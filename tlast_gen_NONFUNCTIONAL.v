==> flow/design.v <==
`timescale 1ns / 1ps
module tlast_gen_NONFUNCTIONAL
#(
    parameter TDATA_WIDTH    = 8,
    parameter MAX_PKT_LENGTH = 256
)
(
    input                            aclk,
    input                            resetn,
    input [$clog2(MAX_PKT_LENGTH):0] pkt_length,
    input                            s_axis_tvalid,
    output                           s_axis_tready,
    input  [TDATA_WIDTH-1:0]         s_axis_tdata,
    output                           m_axis_tvalid,
    input                            m_axis_tready,
    output                           m_axis_tlast,
    output [TDATA_WIDTH-1:0]         m_axis_tdata,
    output [$clog2(MAX_PKT_LENGTH):0] o_cnt
);
    wire                           new_sample;
    reg [$clog2(MAX_PKT_LENGTH):0] cnt = 0;
    assign s_axis_tready = m_axis_tready;
    assign m_axis_tvalid = s_axis_tvalid;
    assign m_axis_tdata  = s_axis_tdata;
    assign new_sample = s_axis_tvalid & s_axis_tready;
    always @ (posedge aclk) begin
        if (~resetn | (m_axis_tlast & new_sample))
            cnt <= 0;
        else
            if (new_sample)
                cnt <= cnt + 1'b1;
    end
    assign m_axis_tlast = (cnt == pkt_length-1);
    assign o_cnt = cnt;
endmodule
# Reports on tlast_gen_NONFUNCTIONAL
# Tool output for the design above, in the order of the flow.
# Line numbers count from 1 in the design file above.
# Cell names lack the library's common part.
# Not given: --
# setup
design	tlast_gen_NONFUNCTIONAL
clock	aclk
lib	sky130hd
corner	tt_025C_1v80

# Elaborated design
# Yosys after proc, flatten, opt, wreduce and memory -nomap, before mapping. Enables and synchronous resets that opt folds into registers are not counted as muxes. Memory bits, and registers merged into a memory's read port (data or address), are not among the register bits. Print and check cells are not counted. Equal cells are merged and count once.
# classes
addsub	2
mux	0
mul	0
n_div	0
n_cmp	0
logic	4
equal	1
shift	0
reduce_logical	0
# ops
op	n
== test 9 x 32 -> 1 bit	1
subtractor 9 x 1 -> 10 bit with constant B	1
adder 9 x 1 -> 9 bit with constant B	1
AND 1 bit	2
OR 1 bit	1
NOT 1 bit	1
# word_totals
ram_bits	0
n_memories	0
latchBits	0
out_inout_bits	20
clocked_rd_ports_x_width	0
register_bits	9
elab_cells	8
inputBits	21
rom_bits	0

# Logic depth
# Longest topological path by Yosys (ltp), each cell counted once; first at word level (registers and memories cut), then after technology mapping (sequential cells cut; the memories' decode and read muxes count).
# depth
word_depth	4
abc_area	0
depth_mapped	9
depth_no_buf	9

# After synthesis
# The flow's flattened synthesis, as Yosys stat reports it; memories are mapped. The netlist is that of the ABC_AREA named above (0 if unset); the other value can give another one.
# mapped
flip_flops	9
buf_cells	12
seqArea_um2	180.2
area_um2	830.8
mapped_cells	110
# types
cell	n	type_area_um2
dfxtp_1	9	180.173
buf_4	10	75.072
xnor2_1	7	61.309
nand2_1	11	41.29
nand3_1	7	35.034
o21ai_0	7	35.034
nor2_1	7	26.275
xor2_1	3	26.275
ha_1	2	25.024
a21boi_0	3	22.522
or4_1	3	22.522
and4b_1	2	20.019
nor3_1	4	20.019
nor2b_1	3	18.768
o41ai_2	1	16.266
inv_1	4	15.014
a31oi_1	2	12.512
nand2b_1	2	12.512
# Other cell types: 20; their cells: 23.

# Timing after synthesis
# OpenSTA on the mapped netlist: ideal clock, no wires. The path of least setup slack (recovery checks aside). Input and output delay are each 20% of the period. Register names are those of the netlist, which keeps one name where synthesis merged equal registers.
# synth_timing
path_type	in2out
start	input pkt_length[2]
end	output m_axis_tlast
n_path_buf	0
path_stages	5
t_required_ns	4.456
path_delay_ns	1.556
output_delay_ns	1.114
t_arrival_ns	2.670
path_slack_ns	1.786
input_delay_ns	1.114
clock_period_ns	5.57
launch_ns	1.114
synth_period_reached_ns	3.784
# "path_delay_ns" = arrival - input delay + setup time.
# At an output port there is no setup time.
# "path_stages" counts driving pins, that of a launching flip-flop among them; a cell with two outputs on the path counts twice.
# "synth_period_reached_ns" is the clock period less the worst setup slack; recovery checks do not enter. This is arithmetic on one report: input and output delays are still those of the set period (20% each).
# Between the ends stands the longest chain of elaborated cells between them, by number of cells; it is not shown to be the way that was timed. Of several equally long chains one is given.
# A line is the first line of the expression or statement that the cell stems from. Yosys adds cells for indexed reads and writes and turns some case tables into memories.
# synth_between
path_cell_list	or4_4 or4b_1 a22oi_1 nand4_2 inv_2
elab_chain_cells	2
cone_cells	2
cone_lines	1
classes_between	add/sub (1); eq/ne (1)
# synth_rtl
element	line_no	source
from (decl)	10	input [$clog2(MAX_PKT_LENGTH):0] pkt_length,
subtractor 9 x 1 -> 10 bit	33	assign m_axis_tlast = (cnt == pkt_length-1);
== test 9 x 32 -> 1 bit	33
to (decl)	16	output                           m_axis_tlast,

# Path in the finished layout
# Path of least setup slack in the final report of record 2 (OpenROAD, finished layout, wires in). Where an end is a register, its clock arrival counts in the times.
# layout_timing
path_type	in2out
start	input pkt_length[4]
end	output m_axis_tlast
path_slack_ns	-0.04
path_stages	7
t_arrival_ns	2.19
n_path_buf	2
input_delay_ns	0.54
t_required_ns	2.15
clock_period_ns	2.69
output_delay_ns	0.54
launch_ns	0.54
# Between the ends stands the longest chain of elaborated cells between them, by number of cells; it is not shown to be the way that was timed. Of several equally long chains one is given.
# layout_between
path_cell_list	buf_6 or4_4 or4b_4 a22oi_2 nand4_2 inv_2 buf_6
elab_chain_cells	2
cone_cells	2
cone_lines	1
classes_between	add/sub (1); eq/ne (1)
# layout_rtl
element	line_no	source
from (decl)	10	input [$clog2(MAX_PKT_LENGTH):0] pkt_length,
subtractor 9 x 1 -> 10 bit	33	assign m_axis_tlast = (cnt == pkt_length-1);
== test 9 x 32 -> 1 bit	33
to (decl)	16	output                           m_axis_tlast,

# Measured data: module tlast_gen_NONFUNCTIONAL, platform sky130hd, 2 stored runs of the flow under differing settings, order arbitrary. Input and output delays are each 20% of the period that was set; the output load is 0.01 pF.
# "achieved_clock_period_ns" = clock period - worst setup slack. The figure is calculated, with input and output delays left at 20% of the set period.
# "timing.worst_path_ns" is the time allowed to the run's worst setup path (the clock period less input and output delay, where it has them) less its slack. Clock arrival times count: a late capture clock shortens it, a late launch clock lengthens it.
# By "power_uw" is meant OpenSTA's value without simulated activity: inputs other than the clock are taken to toggle once in ten clock periods, and the tool carries that through the logic.
# A setting shown as - is not set for that run.
# Results: - = not shown.
run	period_ns	CORE_UTILIZATION	SETUP_SLACK_MARGIN	PLACE_DENSITY	HOLD_SLACK_MARGIN	CORE_ASPECT_RATIO	TNS_END_PERCENT	CTS_CLUSTER_SIZE	CTS_CLUSTER_DIAMETER	CAP_MARGIN	CORE_MARGIN	SLEW_MARGIN	post_synth_area_um2	total_die_area_um2	post_route_stdcell_area_um2	util_pct	final_setup_ws_ns	fin_tns_ns	fin_hold_ws_ns	power_uw	achieved_clock_period_ns	timing.worst_path_ns	critical_path_kind
record 1	2.49	69	0.66	0.39	0.06	1.89	70	29	160	20	2	20	-	-	-	-	-	-	-	-	-	-	-
record 2	2.69	40	-	-	-	-	-	-	-	20	2	20	830.8	2457.7	1179.9	60.1	-0.041	-0.041	0.549	330	2.731	1.66	in2out
# Record 1: not finished: floorplanning ended with error PDN-0185
